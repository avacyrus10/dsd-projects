==> flow/design.v <==
module ALU(data_in, result_r,result_i,load,clk);
input [17:0] data_in;
input load,clk;
output reg signed [7:0] result_r,result_i;
 reg [1:0] opcode;
 reg [3:0] a,b,c,d;
 reg signed [7:0] a1,b1,c1,d1,r,i;
 reg flag;
parameter start=0,s0=1, s1=2, s2=3, s0_1=4, s0_2=5, s1_1=6, s1_2=7, s2_1=8, s2_2=9, s2_3=10, s2_4=11, finish=12, error=13;
 reg [3:0]ps=0;
always@(load)
begin
  opcode[1:0] = data_in[17:16];
  a <= data_in[15:12];
  b <= data_in[11:8];
  c <= data_in[7:4];
  d <= data_in[3:0];
end
always@(posedge clk )
  begin
    case(ps)
           s0:
                begin
                a1 = a;
                b1 = b;
                c1 = c;
                d1 = d;
                flag = 0;
                ps = s0_1;
                end
            s0_1:
                 begin
                 r = a1+c1;
                 ps = s0_2;
                 end
            s0_2:
                 begin
                 i = b1+d1;
                 ps = finish;
                 end
            s1:
                begin
                a1 = a;
                b1 = b;
                c1 = c;
                d1 = d;
                flag = 0;
                ps = s1_1;
                end
            s1_1:
                 begin
                 r = a1-c1;
                 if(flag==0) ps = s1_2;
                 else if(flag==1) ps = s2_3;
                 end
            s1_2:
                 begin
                 i = b1-d1;
                 ps = finish;
                 end
            s2:
               begin
               flag = 1;
               ps = s2_1;
               end
            s2_1:
                 begin
                 a1 = a*c;
                 ps = s2_2;
                 end
            s2_2:
                 begin
                 c1 = b*d;
                 ps = s1_1;
                 end
            s2_3:
                 begin
                 b1 = a*d;
                 ps = s2_4;
                 end
            s2_4:
                 begin
                 d1 = b*c;
                 ps = s0_2;
                 end
            start:
                    begin
                    if(opcode == 2'b00) ps = s0;
                    else if(opcode == 2'b01) ps = s1;
                    else if(opcode == 2'b10) ps = s2;
                    else ps = error;
                    end
            error:
                  begin
                  ps = start;
                  end
            finish:
                   begin
                   result_r = r;
                   result_i = i;
                   end
            default:
                    ps <= start;                                                                                     
    endcase
  end
endmodule
module ROM(addr, out,clk);
input  [4:0]addr;
input clk;
output [17:0] out;
reg [17:0] out;
reg [31:0] ROM[17:0];
always @(negedge clk)
begin
ROM[0]=18'b100011001000010100;  
ROM[1]=18'b010011001100010100;  
ROM[2]=18'b000011001100010101;  
out=ROM[addr];
end
endmodule
module run(load,clk,out_r,out_i);
input load,clk;
output reg[3:0] [7:0] out_r,out_i;   
 reg [3:0][17:0] din;   
    genvar i;
    generate
        for (i = 0 ; i < 3; i = i+1)    
            begin:Loop
            ROM rom1(.addr(i) , .out(din[i]), .clk(clk));
            ALU alu1(.data_in(din[i]), .result_r(out_r[i]), .result_i(out_i[i]), .load(load), .clk(clk));
            end
    endgenerate
endmodule
Reports on run
What the tools print for run, step after step.
Lines are those of the file above, counted from 1.
Cell names lack the library's common part.
Not given: --
- design top: run
- clock: clk
- standard-cell library: sky130hd
- library corner: tt_025C_1v80

After elaboration
Source: Yosys, flattened and elaborated. Widths are those after wreduce. Registers that Yosys merges into a memory's read port (data or address) are not register bits. Print and check cells do not count.
- register bits at 183
- output and inout bits at 64
- add/subtract/negate cells at 12
- equal/unequal tests: 36
- multiplexer cells: 24
- noted reduce/logical cells: 33
- operator list (operator ; count):
    8-bit parallel mux with 2-bit select ; 15
    4-bit parallel mux with 10-bit select ; 3
    4-bit equality test (second input constant) ; 15
    4-bit by 3-bit equality test with 1-bit output (second input constant) ; 12
    2-bit nonzero test ; 18
    2-bit OR reduction ; 12
    3-bit by 8-bit adder with 8-bit output (first input constant) ; 3
    3-bit by 8-bit subtractor with 8-bit output (first input constant) ; 3
    4-bit by 2-bit equality test with 1-bit output (second input constant) ; 6
    8-bit adder ; 3
    8-bit subtractor ; 3
    4-bit by 1-bit equality test with 1-bit output (second input constant) ; 3
    4-bit zero test ; 3
    4-bit 2-to-1 mux ; 3
    1-bit parallel mux with 2-bit select ; 3

Longest topological paths
Depth = most cells in a row (Yosys ltp): at word level without a register or memory, in the mapped netlist without a sequential cell, where the memories' decode and read muxes count.
- depth after elaboration at 3
- ABC_AREA at 0
- mapped depth at 9
- depth with buffers taken out at 8

Netlist
The flow's flattened synthesis, as Yosys stat reports it; memories are mapped. The netlist is that of the ABC_AREA named above (0 if unset); the other value can give another one.
- cell types (cell ; count):
    edfxtp_1 ; 103
    ha_1 ; 19
    buf_4 ; 28
    inv_1 ; 33
    xnor2_1 ; 14
    nor2_1 ; 30
    nand2b_1 ; 16
    a21oi_1 ; 18
    nand2_1 ; 18
    buf_2 ; 13
    nor2b_1 ; 10
    nor3_1 ; 11
    o21ai_0 ; 10
    xor2_1 ; 4
    nor2_4 ; 2
    a31oi_4 ; 1
    mux2i_1 ; 2
    o21ai_1 ; 4
Other cell types: 25; their cells: 39.
- noted mapped cells: 375
- chip area (Yosys) at 4785.8 µm²
- flip-flops: 103
- buffer cells: 42
The figures by module come from a second, unflattened synthesis with its own total; it is not the netlist above.
- noted cell total of the unflattened synthesis: 1575
- area total of the unflattened synthesis at 16474.6 µm²
Each row is one instance without its submodules.
- modules (module ; times used ; cells ; area (µm²) ; seq. area (µm²)):
    ALU ; 3 ; 491 ; 5208.7 ; 2072.0
    ROM ; 3 ; 28 ; 240.2 ; 80.1
    run ; 1 ; 18 ; 127.6 ; 0.0

Path before layout
Path of least setup slack by OpenSTA after synthesis, without wires, with an ideal clock, recovery checks aside; 20% of the period is set as input and as output delay. Where synthesis merged equal registers, the netlist keeps one of their names.
- path type: reg-to-reg
- start: register Loop[1].alu1.ps[0]
- end: register Loop[1].alu1.ps[0]
- period at 2.34 ns
- noted setup time: 0.331 ns
- time at the first pin at 0.000 ns
- noted arrival time: 1.993 ns
- noted data required time: 2.009 ns
- noted path slack: 0.017 ns
- noted delay of the path: 2.324 ns
- stages on the path at 5
- buffers on the path at 2
- noted period reached after synthesis: 2.323 ns
"delay of the path" is the arrival time less input delay plus setup time.
"stages on the path" counts driving pins, that of a launching flip-flop among them; a cell with two outputs on the path counts twice.
"period reached after synthesis" = period - worst setup slack (recovery checks aside). The figure is calculated, with input and output delays left at 20% of the set period.
The rows between start and end are the longest chain of elaborated cells between them; the timing report does not say that the signal goes this way. Where chains are equally long, one stands for them.
Each line given opens the expression or statement behind the cell; cells for indexed reads and writes are added by Yosys, which also makes memories of some case tables.
A register here has more assigning lines than the two given.
The path ends at the enable pin of a flip-flop; only ways to that pin are counted.
- path through: edfxtp_1 > buf_2 > buf_2 > nor3_1 > inv_1
- length of the longest elaborated chain at 1
- RTL lines, path post-synthesis (element ; RTL line ; source):
    start: declaration ; 10 ; reg [3:0]ps=0;
    start: assignment ; 29 ; ps = s0_1;
    start: assignment ; 34 ; ps = s0_2;
    4-bit equality test ; 21 ; case(ps)
    end: assignment ; 29 ;
    end: assignment ; 34 ;
    end: declaration ; 10 ;

Path in the finished layout
Path of least setup slack in the final report of run 1 (OpenROAD, finished layout, wires in). Where an end is a register, its clock arrival counts in the times.
- path type: reg-to-reg
- start: register Loop[0].alu1.ps[2]
- end: register Loop[0].alu1.i[5]
- period at 3.17 ns
- noted setup time: 0.24 ns
- time at the first pin at 0.36 ns
- noted arrival time: 2.62 ns
- noted data required time: 3.29 ns
- noted path slack: 0.66 ns
- stages on the path at 9
- buffers on the path at 0
The rows between start and end are the longest chain of elaborated cells between them; the timing report does not say that the signal goes this way. Where chains are equally long, one stands for them.
A register here has more assigning lines than the two given.
Ways into the end's enable are left out, as the timed path ends at the data pin.
- path through: edfxtp_1 > nor2b_4 > nand3_1 > mux2i_1 > ha_1 > o21a_1 > o21a_1 > nor2_1 > xnor2_1
- length of the longest elaborated chain at 2
- RTL lines, path after layout (element ; RTL line ; source):
    start: declaration ; 10 ; reg [3:0]ps=0;
    start: assignment ; 29 ; ps = s0_1;
    start: assignment ; 34 ; ps = s0_2;
    4-bit by 3-bit equality test with 1-bit output ; 21 ; case(ps)
    8-bit parallel mux with 2-bit select ; 21 ;
    end: assignment ; 38 ; i = b1+d1;
    end: assignment ; 58 ; i = b1-d1;
    end: declaration ; 7 ; reg signed [7:0] a1,b1,c1,d1,r,i;

Wiki page: run / flow data

Settings and measured results of 2 stored flow runs for module run (sky130hd), not sorted in any way. The constraints put input and output delay at 20% of the set period each and load the outputs with 0.01 pF.
"clock period achieved": clock period set for the run, less the worst setup slack. It is reckoned from that one timing run; input and output delays stay at 20% of the period that was set.
"critical setup path time" = time allowed to the worst setup path (clock period - input delay - output delay, where it has them) - its slack; a late launch clock adds to it, a late capture clock takes from it.
"total power after layout" is the tool's figure for a default switching activity; nothing was simulated.

Run 1

==> flow/run.sh <==
#!/bin/bash
# the make line also repeats the synthesis and layout settings of config.mk as NAME=value (left out here)
make -C /OpenROAD-flow-scripts/flow DESIGN_CONFIG=/design/flow/config.mk WORK_HOME=/design/flow/orfs CLKGATE_MAP_FILE= finish
==> flow/config.mk <==
export PLATFORM = sky130hd
export DESIGN_NAME = run
export DESIGN_NICKNAME = run
export VERILOG_FILES = /design/flow/design.v
export SDC_FILE = /design/flow/constraint.sdc
export NUM_CORES = 4
export LEC_CHECK = 0
export CAP_MARGIN = 0
export CELL_PAD_IN_SITES_GLOBAL_PLACEMENT = 0
export CORE_MARGIN = 3
export CORE_UTILIZATION = 70
export MAX_ROUTING_LAYER = met5
export MIN_ROUTING_LAYER = met2
export PLACE_DENSITY_LB_ADDON = 0.2
export SETUP_SLACK_MARGIN = -0.24
export SLEW_MARGIN = 20
==> flow/constraint.sdc <==
create_clock -name core_clock -period 3.17 [get_ports {clk}]
set_input_delay 0.6340 -clock core_clock [delete_from_list [all_inputs] [get_ports {clk}]]
set_output_delay 0.6340 -clock core_clock [all_outputs]
set_load 0.01 [all_outputs]

Measured in run 1:
- critical setup path time at 2.51 ns
- class of the worst setup path: reg-to-reg
- utilization: 82.3 %
- die footprint: 7,865.0 µm²
- setup total negative slack at 0.000 ns
- noted the clock period achieved: 2.509 ns
- standard-cell area after routing at 5,346.4 µm²
- total power after layout: 2.378 mW
- noted the synthesis area: 4,785.8 µm²
- setup slack of the worst path at 0.661 ns
- lowest hold slack at 0.425 ns

Run 2

==> flow/run.sh <==
#!/bin/bash
# the make line also repeats the synthesis and layout settings of config.mk as NAME=value (left out here)
make -C /OpenROAD-flow-scripts/flow DESIGN_CONFIG=/design/flow/config.mk WORK_HOME=/design/flow/orfs CLKGATE_MAP_FILE= finish
==> flow/config.mk <==
export PLATFORM = sky130hd
export DESIGN_NAME = run
export DESIGN_NICKNAME = run
export VERILOG_FILES = /design/flow/design.v
export SDC_FILE = /design/flow/constraint.sdc
export NUM_CORES = 4
export LEC_CHECK = 0
export CAP_MARGIN = 20
export CORE_MARGIN = 2
export CORE_UTILIZATION = 40
export SLEW_MARGIN = 20
==> flow/constraint.sdc <==
create_clock -name core_clock -period 2.0 [get_ports {clk}]
set_input_delay 0.4000 -clock core_clock [delete_from_list [all_inputs] [get_ports {clk}]]
set_output_delay 0.4000 -clock core_clock [all_outputs]
set_load 0.01 [all_outputs]

Measured in run 2:
- critical setup path time at 1.90 ns
- class of the worst setup path: reg-to-reg
- utilization: 49.7 %
- die footprint: 12,855.0 µm²
- setup total negative slack at 0.000 ns
- noted the clock period achieved: 1.901 ns
- standard-cell area after routing at 5,748.0 µm²
- total power after layout: 4.162 mW
- noted the synthesis area: 4,785.8 µm²
- setup slack of the worst path at 0.099 ns
- lowest hold slack at 0.419 ns
