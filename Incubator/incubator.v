==> flow/design.v <==
module incubator(sensor,heater,cooler,fan,clk,rst);
input signed [7:0] sensor;
output reg heater,cooler;
output reg [3:0] fan;
input clk,rst;
reg [2:0] ps,ns;
parameter s1=0,s2=1,s3=2,s1_2=3,s2_2=4,s3_2=5,out=6;
initial
begin
ps = s1;
ns = s1;
heater = 0;
cooler = 0;
fan = 0;
end
always@(sensor or ps or rst)
begin
if(rst==1)
begin
ns <= s1;
end
else begin
        case(ps)
                s1: if(sensor<15)
                        begin
                        ns<=s3;
                        end
                    else if(sensor > 35)
						ns<=s2;
                    else ns <= s1;
                s2: if(sensor<25)
                        ns<=s1; 
                     else 
						ns <= out;
                s3: if(sensor>30) ns<=s1;
                    else ns <= s3;
                s1_2: if(sensor>40)
                      begin
						ns<=s2_2;
                      end
                      else if(sensor < 25)
                      begin
							ns <= out;
                      end
                      else ns <= s1_2;
                s2_2: if(sensor > 45)
                        begin
                        ns<=s3_2;
                        end
                        else if(sensor < 35)
                        begin
							ns <= s1_2;
                        end
                        else ns <= s2_2;
                s3_2: if(sensor<40)
                        begin
                        ns<=s2_2;
                        end
                        else ns <= s3_2;
                out: if(sensor>35)
                        begin
                        ns<=s1_2;
                        end
                        else
                            begin
                               ns <= s1;
                            end                                                       
                default: ns<=s1;
                endcase
                end                                     
end
always@(ps)
begin
	case(ps)
					s1:
                    begin
                       heater <=0;
                       cooler <=0;
                       fan <= 0;
                    end
                    s2:
                    begin
                       heater <=0;
                       cooler <=1;
                       fan <= 0;
                    end
                    s3:
                    begin
                       heater <=1;
                       cooler <=0;
                       fan <= 0;
                    end
                    s1_2:
                    begin
						heater <=0;
						cooler <=1;
						fan <= 4;
                    end
                    s2_2:
                    begin
                       heater <=0;
                       cooler <=1;
                       fan <= 6;
                    end
                    s3_2:
                    begin
						heater <=0;
						cooler <=1;
						fan <= 8;
                    end
                    out:
                    begin
                       heater <=0;
                       cooler <=1;
                       fan <= 0;
                    end                                                                                
                    default:
                    begin  
                     heater <=0;
                     cooler <=0;
                     fan <= 0;
                    end
                    endcase
end
always@(posedge clk )
begin
	ps = ns;
end
endmodule               
# Step by step through the tools: incubator
# Tool output for the design above, in the order of the flow.
# Line numbers count from 1 in the design file above.
# Operators carry their Yosys type and port widths (W data, S select, Z words).
# Cell names lack the library's common part.
# The mark -- stands for no value.
dict set report setup {
  design {incubator}
  clk_port {clk}
  lib {sky130hd}
  pvt_corner {tt_025C_1v80}
}

# Word level
# Yosys after proc, flatten, opt, wreduce and memory -nomap, before mapping. Enables and synchronous resets that opt folds into registers are not counted as muxes. Memory bits, and registers merged into a memory's read port (data or address), are not among the register bits. Print and check cells are not counted. Equal cells are merged and count once.
dict set report op_classes {
  n_cmp 8
  n_eq 6
  muxes 14
  reduce_and_logical 2
}
# op n
set ops {}
lappend ops {{$gt A8 B7 Y1 const B} 3}
lappend ops {{$pmux W3 S7} 1}
lappend ops {{$lt A8 B7 Y1 const B} 2}
lappend ops {{$mux W3} 5}
lappend ops {{$pmux W4 S3} 1}
lappend ops {{$eq A3 B3 Y1 const B} 3}
lappend ops {{$lt A8 B5 Y1 const B} 1}
lappend ops {{$gt A8 B6 Y1 const B} 1}
lappend ops {{$lt A8 B6 Y1 const B} 1}
lappend ops {{$eq A3 B2 Y1 const B} 2}
lappend ops {{$mux W2} 3}
lappend ops {{$reduce_or A5 Y1} 1}
lappend ops {{$mux W1} 4}
lappend ops {{$eq A3 B1 Y1 const B} 1}
lappend ops {{$logic_not A3 Y1} 1}
dict set report bits {
  ff_bits 3
  in_bits 10
  output_inout_bits 6
  wordCells 31
}

# Longest topological paths
# Depth = most cells in a row (Yosys ltp): at word level without a register or memory, in the mapped netlist without a sequential cell, where the memories' decode and read muxes count.
dict set report logic_depth {
  depth_word 4
  abc_area 0
  ltp_mapped 5
  depth_no_buf 4
}

# Synthesis result
# Source: synth_stat.txt of the flow (Yosys; design flattened, memories mapped). It holds for the ABC_AREA given above (unset counts as 0); a run with the other value may have another netlist.
# cell_type n
set types {}
lappend types {dfxtp_1 3}
lappend types {nor2_1 6}
lappend types {o21a_1 3}
lappend types {o31ai_4 1}
lappend types {mux2i_1 2}
lappend types {nor3_1 4}
lappend types {nand2_1 5}
lappend types {nand2b_1 3}
lappend types {nor4_1 3}
lappend types {o221ai_1 2}
lappend types {a211oi_1 2}
lappend types {buf_2 3}
lappend types {nand3b_1 2}
lappend types {nor3b_1 2}
lappend types {a31oi_1 2}
lappend types {nor2b_1 2}
lappend types {inv_1 3}
lappend types {o221a_2 1}
# Not listed: further types 17, cells in them 19.
dict set report synth_totals {
  mapped_cells 68
  mapped_area_um2 470.5
  seq_area_um2 60.1
  flip_flops 3
}

# Worst setup path after synthesis
# Source: OpenSTA report_checks on the synthesized netlist (no wires, ideal clock, input and output delay 20% of the period each), path of least setup slack; recovery checks are left aside. Register names are those of the netlist, which keeps one name where synthesis merged equal registers.
dict set report synth_path {
  path_kind {reg-to-reg}
  start {register ps[2]}
  end {register ps[1]}
  clock_period_ns 1.92
  setup_time_ns 0.082
  launch_ns 0.000
  arrival_ns 1.350
  path_slack_ns 0.487
  delay_ns 1.432
  driving_pins 6
  n_path_buf 1
  period_less_setup_slack_ns 1.433
}
# "delay_ns" is the arrival time less input delay plus setup time.
# "driving_pins" counts driving pins, that of a launching flip-flop among them; a cell with two outputs on the path counts twice.
# "period_less_setup_slack_ns" is the clock period less the worst setup slack; recovery checks do not enter. This is arithmetic on one report: input and output delays are still those of the set period (20% each).
# Between the ends stands the longest chain of elaborated cells between them, by number of cells; it is not shown to be the way that was timed. Of several equally long chains one is given.
# Each line given opens the expression or statement behind the cell; cells for indexed reads and writes are added by Yosys, which also makes memories of some case tables.
dict set report synth_between {
  path_cell_list {dfxtp_1 clkbuf_1 nor3b_1 o311ai_0 o221a_2 o221ai_1}
  elab_chain_len 2
  cells_between 8
  cone_classes {eq/ne (6); mux (1); reduce/logical (1)}
}
# item line
set synth_rtl {}
lappend synth_rtl {{start: declaration} 6} ;# reg [2:0] ps,ns;
lappend synth_rtl {{start: assignment} 127} ;# ps = ns;
lappend synth_rtl {{$eq A3 B3 Y1} 23} ;# case(ps)
lappend synth_rtl {{$pmux W3 S7} 23}
lappend synth_rtl {{end: assignment} 127}
lappend synth_rtl {{end: declaration} 6}

# Timing after layout
# Path of least setup slack in the final report of flow run 1 (OpenROAD, finished layout, wires in). Where an end is a register, its clock arrival counts in the times.
dict set report layout_path {
  path_kind {reg-to-reg}
  start {register ps[2]}
  end {register ps[0]}
  clock_period_ns 1.35
  setup_time_ns 0.08
  launch_ns 0.23
  arrival_ns 1.55
  path_slack_ns -0.04
  driving_pins 5
  n_path_buf 1
}
# Between the ends stands the longest chain of elaborated cells between them, by number of cells; it is not shown to be the way that was timed. Of several equally long chains one is given.
dict set report layout_between {
  path_cell_list {dfxtp_4 nand3b_1 buf_6 or4_4 a31oi_1}
  elab_chain_len 2
  cells_between 8
  cone_classes {eq/ne (6); mux (1); reduce/logical (1)}
}
# item line
set layout_rtl {}
lappend layout_rtl {{start: declaration} 6} ;# reg [2:0] ps,ns;
lappend layout_rtl {{start: assignment} 127} ;# ps = ns;
lappend layout_rtl {{$eq A3 B3 Y1} 23} ;# case(ps)
lappend layout_rtl {{$pmux W3 S7} 23}
lappend layout_rtl {{end: assignment} 127}
lappend layout_rtl {{end: declaration} 6}

; Module incubator, platform sky130hd: 2 stored runs of the flow (Yosys, OpenROAD) with differing settings, in no particular order. Input and output delays are each 20% of the period that was set; the output load is 0.01 pF.
; "totalPower_mw" is the tool's figure for a default switching activity; nothing was simulated.

[flow run 1: settings]
period_ns = 1.35
CAP_MARGIN = 20
CORE_MARGIN = 2
CORE_UTILIZATION = 40
SLEW_MARGIN = 20
[flow run 1: results]
layout_utilization_frac = 0.75
worstSetupSlack_ns = -0.042
timing.hold.ws_ns = 0.597
timing.setup.tns_ns = -0.042
final_die_area_um2 = 1466.5
synth_area_um2 = 470.5
totalPower_mw = 0.5715

[flow run 2: settings]
period_ns = 2.9
CORE_UTILIZATION = 72
SETUP_SLACK_MARGIN = -0.07
TNS_END_PERCENT = 95
GPL_ROUTABILITY_DRIVEN = 0
CTS_CLUSTER_DIAMETER = 399
SLEW_MARGIN = 35
MIN_ROUTING_LAYER = met1
CAP_MARGIN = 20
CORE_MARGIN = 2
[flow run 2: results]
outcome = stopped before the end: floorplanning reported PDN-0185
